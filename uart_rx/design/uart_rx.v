==> flow/design.v <==
module uart_rx(
		input 			sclk ,
		input 			s_rst_n ,
		input 			rs232_rx ,
		output reg [ 7:0] 	rx_data ,
		output reg 		po_flag
);
localparam BAUD_END = 56 ;
localparam BAUD_M = BAUD_END/2 - 1 ;
localparam BIT_END = 8 ;
reg rx_r1 ;
reg rx_r2 ;
reg rx_r3 ;
reg rx_flag ;
reg [12:0] baud_cnt ;
reg bit_flag ;
reg [ 3:0] bit_cnt ;
wire rx_neg ;
assign rx_neg = ~rx_r2 & rx_r3;
always @(posedge sclk) begin
	rx_r1 <= rs232_rx;
	rx_r2 <= rx_r1;
	rx_r3 <= rx_r2;
end
always @(posedge sclk or negedge s_rst_n) begin
	if(s_rst_n == 1'b0)
		rx_flag <= 1'b0;
	else if(rx_neg == 1'b1)
		rx_flag <= 1'b1;
	else if(bit_cnt == 'd0 && baud_cnt == BAUD_END)
		rx_flag <= 1'b0;
end	
always @(posedge sclk or negedge s_rst_n) begin
	if(s_rst_n == 1'b0)
		baud_cnt <= 'd0;
	else if(baud_cnt == BAUD_END)
		baud_cnt <= 'd0;
	else if(rx_flag == 1'b1)
		baud_cnt <= baud_cnt + 1'b1;
	else
		baud_cnt <= 'd0;
end
always @(posedge sclk or negedge s_rst_n) begin
	if(s_rst_n == 1'b0)
		bit_flag <= 1'b0;
	else if(baud_cnt == BAUD_M)
		bit_flag <= 1'b1;
	else
		bit_flag <= 1'b0;
end
always @(posedge sclk or negedge s_rst_n) begin
	if(s_rst_n == 1'b0)
		bit_cnt <= 'd0;
	else if(bit_flag == 1'b1 && bit_cnt == BIT_END)
		bit_cnt <= 'd0;
	else if(bit_flag == 1'b1)
		bit_cnt <= bit_cnt + 1'b1;
end
always @(posedge sclk or negedge s_rst_n) begin
	if(s_rst_n == 1'b0)
		rx_data <= 'd0;
	else if(bit_flag == 1'b1 && bit_cnt >= 'd1)
		rx_data <= {rx_r2, rx_data[7:1]};
end
always @(posedge sclk or negedge s_rst_n) begin
	if(s_rst_n == 1'b0)
		po_flag <= 1'b0;
	else if(bit_cnt == BIT_END && bit_flag == 1'b1)
		po_flag <= 1'b1;
	else
		po_flag <= 1'b0;
end
endmodule
# Tool chain data of uart_rx
# Tool output for the design above, in the order of the flow.
# Line numbers count from 1 in the design file above.
# Operators: Yosys type, input widths -> output width; for muxes data width and select width s.
# The mark n/a stands for no value.
# design
top	uart_rx
clock	sclk
lib	sky130hd
pvt_corner	tt_025C_1v80

# Elaborated design
# Counts by Yosys on the flattened word-level netlist (proc, flatten, opt, wreduce; memories kept). Register bits leave out memories and registers merged into their read ports (data or address). Print and check cells are left out. Cells with the same type and inputs are merged into one.
# bits
ff_bits	31
output_inout_bits	9
word_cells	31
# classes
add_sub_neg	2
n_cmp	1
equal	3
mux	8
n_logic	2
reduce_logical	6
# ops
operator	count
$mux 13	2
$add 13x1->13 const B	1
$eq 13x5->1 const B	1
$eq 13x6->1 const B	1
$mux 4	2
$reduce_bool 2->1	2
$add 4x1->4 const B	1
$ge 4x1->1 const B	1
$eq 4x4->1 const B	1
$logic_not 4->1	1
$mux 1	4
$logic_and 1x1->1	3
$and 1x1->1	1
$not 1->1	1

# Logic depth
# Longest topological path by Yosys (ltp), each cell counted once; first at word level (registers and memories cut), then after technology mapping (sequential cells cut; the memories' decode and read muxes count).
# depth
ltp_word	4
ABC_AREA	0
depth_mapped	6
mapped_depth_nobuf	5

# Mapped cells and area
# The flow's flattened synthesis, as Yosys stat reports it; memories are mapped. The netlist is that of the ABC_AREA named above (0 if unset); the other value can give another one.
# synth_totals
cell_count	123
yosys_area_um2	1386.3
sequential_area_um2	760.7
ffs	31
# types
cell	count	type_area_um2
sky130_fd_sc_hd__dfrtp_1	28	700.672
sky130_fd_sc_hd__mux2_2	8	90.086
sky130_fd_sc_hd__ha_1	5	62.56
sky130_fd_sc_hd__dfxtp_1	3	60.058
sky130_fd_sc_hd__a21oi_1	9	45.043
sky130_fd_sc_hd__or4_1	5	37.536
sky130_fd_sc_hd__o21ai_0	7	35.034
sky130_fd_sc_hd__nand2_1	9	33.782
sky130_fd_sc_hd__nand3_1	6	30.029
sky130_fd_sc_hd__o31ai_1	4	30.029
sky130_fd_sc_hd__o41ai_4	1	27.526
sky130_fd_sc_hd__inv_1	7	26.275
sky130_fd_sc_hd__nor2_1	7	26.275
sky130_fd_sc_hd__xor2_1	3	26.275
sky130_fd_sc_hd__or3_1	4	25.024
sky130_fd_sc_hd__and4b_1	2	20.019
sky130_fd_sc_hd__nand4_1	3	18.768
sky130_fd_sc_hd__xnor2_1	2	17.517
# Not listed: further types 9, cells in them 10.

# Timing after synthesis
# Source: OpenSTA report_checks on the synthesized netlist (no wires, ideal clock, input and output delay 20% of the period each), path of least setup slack; recovery checks are left aside. Register names are those of the netlist, which keeps one name where synthesis merged equal registers.
# synth_timing
path_type	reg2reg
start	register bit_cnt[0]
end	register rx_data[0]
period_ns	2.75
arrival_time_ns	1.747
required_time_ns	2.625
path_slack_ns	0.878
delay_ns	1.872
path_stages	6
n_path_buf	0
synth_period_reached_ns	1.872
# "delay_ns" = arrival - input delay + setup time.
# "path_stages" counts driving pins, that of a launching flip-flop among them; a cell with two outputs on the path counts twice.
# "synth_period_reached_ns" is the clock period less the worst setup slack; recovery checks do not enter. This is arithmetic on one report: input and output delays are still those of the set period (20% each).
# Between the ends stands the longest chain of elaborated cells between them, by number of cells; it is not shown to be the way that was timed. Of several equally long chains one is given.
# A line is the first line of the expression or statement that the cell stems from. Yosys adds cells for indexed reads and writes and turns some case tables into memories.
# A register here has more assigning lines than the two given.
# synth_via
cell_sequence	sky130_fd_sc_hd__dfrtp_1 -> sky130_fd_sc_hd__inv_1 -> sky130_fd_sc_hd__ha_1 -> sky130_fd_sc_hd__or3b_2 -> sky130_fd_sc_hd__o21ai_2 -> sky130_fd_sc_hd__mux2_2
elab_chain_cells	2
cells_between	2
lines_between	1
classes_between	compare: 1; reduce/logical: 1
# synth_rtl
element	line	rtl
start, declared	17	reg [ 3:0] bit_cnt ;
start, assigned	53	bit_cnt <= 'd0;
start, assigned	57	bit_cnt <= bit_cnt + 1'b1;
$ge 4x1->1	62	else if(bit_flag == 1'b1 && bit_cnt >= 'd1)
$logic_and 1x1->1	62
end, assigned	61	rx_data <= 'd0;
end, assigned	63	rx_data <= {rx_r2, rx_data[7:1]};
end, declared	5	output reg [ 7:0] rx_data ,

# Timing after layout
# From the final timing report of run A: the path of least setup slack in the routed layout; clock arrival at registers is part of the times.
# layout_timing
path_type	reg2reg
start	register bit_cnt[1]
end	register rx_data[7]
period_ns	1.83
arrival_time_ns	2.04
required_time_ns	2.00
path_slack_ns	-0.04
path_stages	7
n_path_buf	1
# Between the ends stands the longest chain of elaborated cells between them, by number of cells; it is not shown to be the way that was timed. Of several equally long chains one is given.
# A register here has more assigning lines than the two given.
# layout_via
cell_sequence	sky130_fd_sc_hd__dfrtp_1 -> sky130_fd_sc_hd__inv_1 -> sky130_fd_sc_hd__ha_1 -> sky130_fd_sc_hd__or3b_2 -> sky130_fd_sc_hd__o21ai_2 -> sky130_fd_sc_hd__buf_4 -> sky130_fd_sc_hd__mux2_2
elab_chain_cells	2
cells_between	2
lines_between	1
classes_between	compare: 1; reduce/logical: 1
# layout_rtl
element	line	rtl
start, declared	17	reg [ 3:0] bit_cnt ;
start, assigned	53	bit_cnt <= 'd0;
start, assigned	57	bit_cnt <= bit_cnt + 1'b1;
$ge 4x1->1	62	else if(bit_flag == 1'b1 && bit_cnt >= 'd1)
$logic_and 1x1->1	62
end, assigned	61	rx_data <= 'd0;
end, assigned	63	rx_data <= {rx_r2, rx_data[7:1]};
end, declared	5	output reg [ 7:0] rx_data ,

# Design uart_rx on sky130hd. What follows are 2 stored runs of the flow, each under its own settings; their order means nothing. The constraints put input and output delay at 20% of the set period each and load the outputs with 0.01 pF.
# By "achieved_period_ns" is meant the clock period of the run minus its worst setup slack. This is arithmetic on one report: input and output delays are still those of the set period (20% each).
# Settings: . = not set for that run.
stored run	period_ns	CORE_UTILIZATION	SETUP_SLACK_MARGIN	PLACE_DENSITY_LB_ADDON	GPL_ROUTABILITY_DRIVEN	CTS_CLUSTER_DIAMETER	MIN_ROUTING_LAYER	MAX_ROUTING_LAYER	CAP_MARGIN	CORE_MARGIN	SLEW_MARGIN	CELL_PAD_IN_SITES_GLOBAL_PLACEMENT	ABC_AREA	synthArea_um2	dieArea_um2	final_cell_area_um2	worstSetupSlack_ns	final_setup_tns_ns	achieved_period_ns
run A	1.83	36	-0.14	0.27	0	312	met2	met4	20	2	20	.	.	1386.3	4363.3	1756.7	-0.039	-0.240	1.869
run B	1.35	33	0.07	0.28	0	.	met1	.	20	2	15	3	1	1427.6	4868.6	1861.8	0.061	0.000	1.289
