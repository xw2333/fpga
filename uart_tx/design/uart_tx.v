==> flow/design.v <==
module uart_tx(
		input 			sclk 	,
		input 			s_rst_n ,
		input			tx_trig,
		input  [ 7:0]		uart_tx ,
		output 	reg	 	rs232_tx  
);
localparam BAUD_END = 5207 ;
localparam BAUD_M = BAUD_END/2 - 1 ;
localparam BIT_END = 8 ;
reg	[7:0]	uart_tx_reg;
reg 	[12:0]	baud_cnt ;
reg 		bit_flag ;
reg 	[ 3:0] 	bit_cnt ;
reg		tx_flag;
always	@(posedge sclk or negedge s_rst_n)begin
if(!s_rst_n)
	tx_flag <= 1'b0;
else if(bit_cnt == 'd8 && bit_flag == 1'b1)
	tx_flag <= 1'b0;
else if(tx_trig == 1'b1)
	tx_flag <= 1'b1;
end
always	@(posedge sclk or negedge s_rst_n)begin
if(!s_rst_n)
	uart_tx_reg <= 8'd0;
else if (tx_trig == 1'b1)
	uart_tx_reg <= uart_tx;
end
always 	@(posedge sclk or negedge s_rst_n)begin
if(!s_rst_n)
	baud_cnt <= 'd0;
else if (baud_cnt == BAUD_END )
	baud_cnt <= 'd0;
else if(tx_flag == 1'b1)
	baud_cnt <= baud_cnt + 1'b1;
else 
	baud_cnt <= 'd0;
end
always	@(posedge sclk or negedge s_rst_n)begin
if (!s_rst_n)
	bit_flag <= 1'b0;
else if (baud_cnt == BAUD_END)
	bit_flag <= 1'b1;
else 
	bit_flag <= 1'b0;
end
always	@(posedge sclk or negedge s_rst_n)begin
if (!s_rst_n)
	bit_cnt <= 'd0;
else if (bit_cnt == BIT_END && bit_flag == 1'b1)
	bit_cnt <= 'd0;
else if(bit_flag == 1'b1 && tx_flag ==1'b1)
	bit_cnt <=bit_cnt + 1'b1;
end
always 	@(posedge sclk or negedge s_rst_n)begin
if(!s_rst_n)
	rs232_tx <= 1'b1;
else if(tx_flag ==1'b1)
	case(bit_cnt)
	0:	rs232_tx <=1'b0;
	1:	rs232_tx <= uart_tx_reg[0];
	2:	rs232_tx <= uart_tx_reg[1];
	3:	rs232_tx <= uart_tx_reg[2];
	4:	rs232_tx <= uart_tx_reg[3];
	5:	rs232_tx <= uart_tx_reg[4];
	6:	rs232_tx <= uart_tx_reg[5];
	7:	rs232_tx <= uart_tx_reg[6];
	8:	rs232_tx <= uart_tx_reg[7];		
	default: rs232_tx <= 1'b1;
	endcase	
else
	rs232_tx <= 1'b1;
end
endmodule
From RTL to reports: uart_tx
The steps from the RTL of uart_tx to its reports follow in flow order.
Line numbers count from 1 in the design file above.
Operators: Yosys type, input widths -> output width; for muxes data width and select width s.
Cell names lack the library's common part.
{"block": "design", "design": "uart_tx", "clk_port": "sclk", "cell_library": "sky130hd", "pvt_corner": "tt_025C_1v80"}

Word level
Yosys after proc, flatten, opt, wreduce and memory -nomap, before mapping. Memory bits, and registers merged into a memory's read port (data or address), are not among the register bits. Print and check cells are not counted. Equal cells are merged and count once.
{"block": "word_totals", "reg_bits": 28, "latch_bits": 0, "mem_bits_rw": 0, "romBits": 0, "clocked_rd_ports_x_width": 0, "n_memories": 0, "input_bits": 11, "out_inout_bits": 1, "elab_cells": 31}
{"block": "classes", "n_addsub": 2, "n_mul": 0, "div_mod_pow": 0, "cmp": 0, "n_eq": 9, "shifts": 0, "mux": 9, "bitwise": 0, "n_reduce_logical": 5}
{"block": "ops", "op": "$mux 13", "count": 2}
{"block": "ops", "op": "$eq 4x3->1 const B", "count": 4}
{"block": "ops", "op": "$add 13x1->13 const B", "count": 1}
{"block": "ops", "op": "$eq 13x13->1 const B", "count": 1}
{"block": "ops", "op": "$pmux 1 s9", "count": 1}
{"block": "ops", "op": "$eq 4x2->1 const B", "count": 2}
{"block": "ops", "op": "$mux 4", "count": 2}
{"block": "ops", "op": "$reduce_bool 2->1", "count": 2}
{"block": "ops", "op": "$add 4x1->4 const B", "count": 1}
{"block": "ops", "op": "$eq 4x1->1 const B", "count": 1}
{"block": "ops", "op": "$eq 4x4->1 const B", "count": 1}
{"block": "ops", "op": "$logic_not 4->1", "count": 1}
{"block": "ops", "op": "$mux 1", "count": 4}
{"block": "ops", "op": "$logic_and 1x1->1", "count": 2}

Logic depth
Yosys ltp: most cells in a row. Word level: on the elaborated netlist, between registers, memories and ports. Mapped: between sequential cells and ports; inverters and the memories' decode and read muxes count.
{"block": "depth", "depth_word": 3, "ABC_AREA": 0, "ltp_mapped": 6, "depth_no_buf": 6}

Netlist
The flow's flattened synthesis, as Yosys stat reports it; memories are mapped. The netlist is that of the ABC_AREA named above (0 if unset); the other value can give another one.
Totals and module areas in this step are rounded.
{"block": "synth_totals", "cell_count": 127, "mapped_area_um2": 1400, "seq_area_um2": 700, "ff_cells": 28, "buf_cells": 5}
{"block": "by_type", "cell_type": "dfrtp_1", "count": 27, "area_total_um2": 675.648}
{"block": "by_type", "cell_type": "mux2_2", "count": 10, "area_total_um2": 112.608}
{"block": "by_type", "cell_type": "xnor2_1", "count": 8, "area_total_um2": 70.067}
{"block": "by_type", "cell_type": "ha_1", "count": 5, "area_total_um2": 62.56}
{"block": "by_type", "cell_type": "nor2_1", "count": 16, "area_total_um2": 60.058}
{"block": "by_type", "cell_type": "nand3_1", "count": 8, "area_total_um2": 40.038}
{"block": "by_type", "cell_type": "dfstp_2", "count": 1, "area_total_um2": 26.275}
{"block": "by_type", "cell_type": "inv_1", "count": 7, "area_total_um2": 26.275}
{"block": "by_type", "cell_type": "xor2_1", "count": 3, "area_total_um2": 26.275}
{"block": "by_type", "cell_type": "nor4_1", "count": 4, "area_total_um2": 25.024}
{"block": "by_type", "cell_type": "nand2_1", "count": 6, "area_total_um2": 22.522}
{"block": "by_type", "cell_type": "a22o_1", "count": 2, "area_total_um2": 17.517}
{"block": "by_type", "cell_type": "a211oi_1", "count": 2, "area_total_um2": 15.014}
{"block": "by_type", "cell_type": "clkbuf_1", "count": 4, "area_total_um2": 15.014}
{"block": "by_type", "cell_type": "o21ai_0", "count": 3, "area_total_um2": 15.014}
{"block": "by_type", "cell_type": "o31ai_1", "count": 2, "area_total_um2": 15.014}
{"block": "by_type", "cell_type": "nand4_1", "count": 2, "area_total_um2": 12.512}
{"block": "by_type", "cell_type": "buf_6", "count": 1, "area_total_um2": 11.261}
Other cell types: 16; their cells: 16.

Timing after synthesis
Source: OpenSTA report_checks on the synthesized netlist (no wires, ideal clock, input and output delay 20% of the period each), path of least setup slack; recovery checks are left aside. Register names are those of the netlist, which keeps one name where synthesis merged equal registers.
{"block": "synth_path", "path_type": "register to register", "startpoint": "register baud_cnt[3]", "endpoint": "register baud_cnt[10]", "clock_period_ps": 1740, "setup_ps": 119, "launch_ps": 0, "t_arrival_ps": 1760, "t_required_ps": 1621, "path_slack_ps": -138, "path_delay_ps": 1879, "stages": 6, "n_path_buf": 1, "period_less_setup_slack_ps": 1878}
"path_delay_ps" is the arrival time less input delay plus setup time.
"stages": output pins that drive a net of the path, with the launching flip-flop's if there is one; two outputs of one cell count as two.
"period_less_setup_slack_ps" is the clock period less the worst setup slack; recovery checks do not enter. This is arithmetic on one report: input and output delays are still those of the set period (20% each).
The rows between start and end are the longest chain of elaborated cells between them; the timing report does not say that the signal goes this way. Where chains are equally long, one stands for them.
Each line given opens the expression or statement behind the cell; cells for indexed reads and writes are added by Yosys, which also makes memories of some case tables.
A register here has more assigning lines than the two given.
{"block": "synth_via", "cell_sequence": "dfrtp_1 -> or4b_1 -> or4_4 -> o21ai_2 -> buf_6 -> nor2_1", "elab_chain_len": 3, "cone_cells": 4, "classes_between": "add/sub (1); eq/ne (1); mux (2)"}
{"block": "synth_lines", "item": "start: declaration", "line": 12, "source": "reg [12:0] baud_cnt ;"}
{"block": "synth_lines", "item": "start: assignment", "line": 32, "source": "baud_cnt <= 'd0;"}
{"block": "synth_lines", "item": "start: assignment", "line": 36, "source": "baud_cnt <= baud_cnt + 1'b1;"}
{"block": "synth_lines", "item": "$add 13x1->13", "line": 36}
{"block": "synth_lines", "item": "$mux 13", "line": 35, "source": "else if(tx_flag == 1'b1)"}
{"block": "synth_lines", "item": "$mux 13", "line": 33, "source": "else if (baud_cnt == BAUD_END )"}
{"block": "synth_lines", "item": "end: assignment", "line": 32}
{"block": "synth_lines", "item": "end: assignment", "line": 36}
{"block": "synth_lines", "item": "end: declaration", "line": 12}

Timing after layout
Path of least setup slack in the final report of run 1 (OpenROAD, finished layout, wires in). Where an end is a register, its clock arrival counts in the times.
The path's times are printed in steps of 10 ps; the period is the one set.
{"block": "layout_path", "path_type": "register to register", "startpoint": "register baud_cnt[11]", "endpoint": "register baud_cnt[7]", "clock_period_ps": 1200, "setup_ps": 90, "launch_ps": 330, "t_arrival_ps": 2050, "t_required_ps": 1440, "path_slack_ps": -610, "stages": 6, "n_path_buf": 1}
The rows between start and end are the longest chain of elaborated cells between them; the timing report does not say that the signal goes this way. Where chains are equally long, one stands for them.
A register here has more assigning lines than the two given.
{"block": "layout_via", "cell_sequence": "dfrtp_1 -> or4b_4 -> or4_4 -> o21ai_4 -> buf_6 -> nor2_1", "elab_chain_len": 2, "cone_cells": 2, "classes_between": "eq/ne (1); mux (1)"}
{"block": "layout_lines", "item": "start: declaration", "line": 12, "source": "reg [12:0] baud_cnt ;"}
{"block": "layout_lines", "item": "start: assignment", "line": 32, "source": "baud_cnt <= 'd0;"}
{"block": "layout_lines", "item": "start: assignment", "line": 36, "source": "baud_cnt <= baud_cnt + 1'b1;"}
{"block": "layout_lines", "item": "$eq 13x13->1", "line": 33, "source": "else if (baud_cnt == BAUD_END )"}
{"block": "layout_lines", "item": "$mux 13", "line": 33}
{"block": "layout_lines", "item": "end: assignment", "line": 32}
{"block": "layout_lines", "item": "end: assignment", "line": 36}
{"block": "layout_lines", "item": "end: declaration", "line": 12}

Subject: uart_tx on sky130hd, stored results

Hello all,

Stored flow runs of uart_tx (2 of them; Yosys, OpenROAD, sky130hd). They differ in their settings and are not a sequence. Constraints: input delay and output delay 20% of the set period each, output load 0.01 pF.
"worst_path_allowed_less_slack_ps" is the time allowed to the run's worst setup path (the clock period less input and output delay, where it has them) less its slack. Clock arrival times count: a late capture clock shortens it, a late launch clock lengthens it.
"design_power_w" is the tool's figure for a default switching activity; nothing was simulated.
"worst_path_allowed_less_slack_ps" is known to 10 ps.
Measured values are rounded.

{"run": "run 1", "settings": { "period_ns": 1.2, "CAP_MARGIN": 20, "CORE_MARGIN": 2, "CORE_UTILIZATION": 40, "SLEW_MARGIN": 20 }, "results": { "design_power_w": 0.0025, "worst_path_allowed_less_slack_ps": 1810, "critical_path_kind": "register to register", "tns_ps": -7800, "final_setup_ws_ps": -610, "layout_utilization_frac": 0.6, "yosys_chip_area_um2": 1400, "design.die.area_um2": 3900 }}
{"run": "run 2", "settings": { "period_ns": 2.14, "CORE_UTILIZATION": 39, "SETUP_SLACK_MARGIN": 0.49, "PLACE_DENSITY": 0.46, "CORE_ASPECT_RATIO": 0.6, "CORE_MARGIN": 2, "CELL_PAD_IN_SITES_GLOBAL_PLACEMENT": 3, "CAP_MARGIN": 20, "SLEW_MARGIN": 20 }, "results": { "layout_utilization_frac": 0.51, "design_power_w": 0.0014, "worst_path_allowed_less_slack_ps": 1810, "critical_path_kind": "register to register", "final_setup_ws_ps": 330, "tns_ps": 0, "yosys_chip_area_um2": 1400, "design.die.area_um2": 4000 }}

Thanks
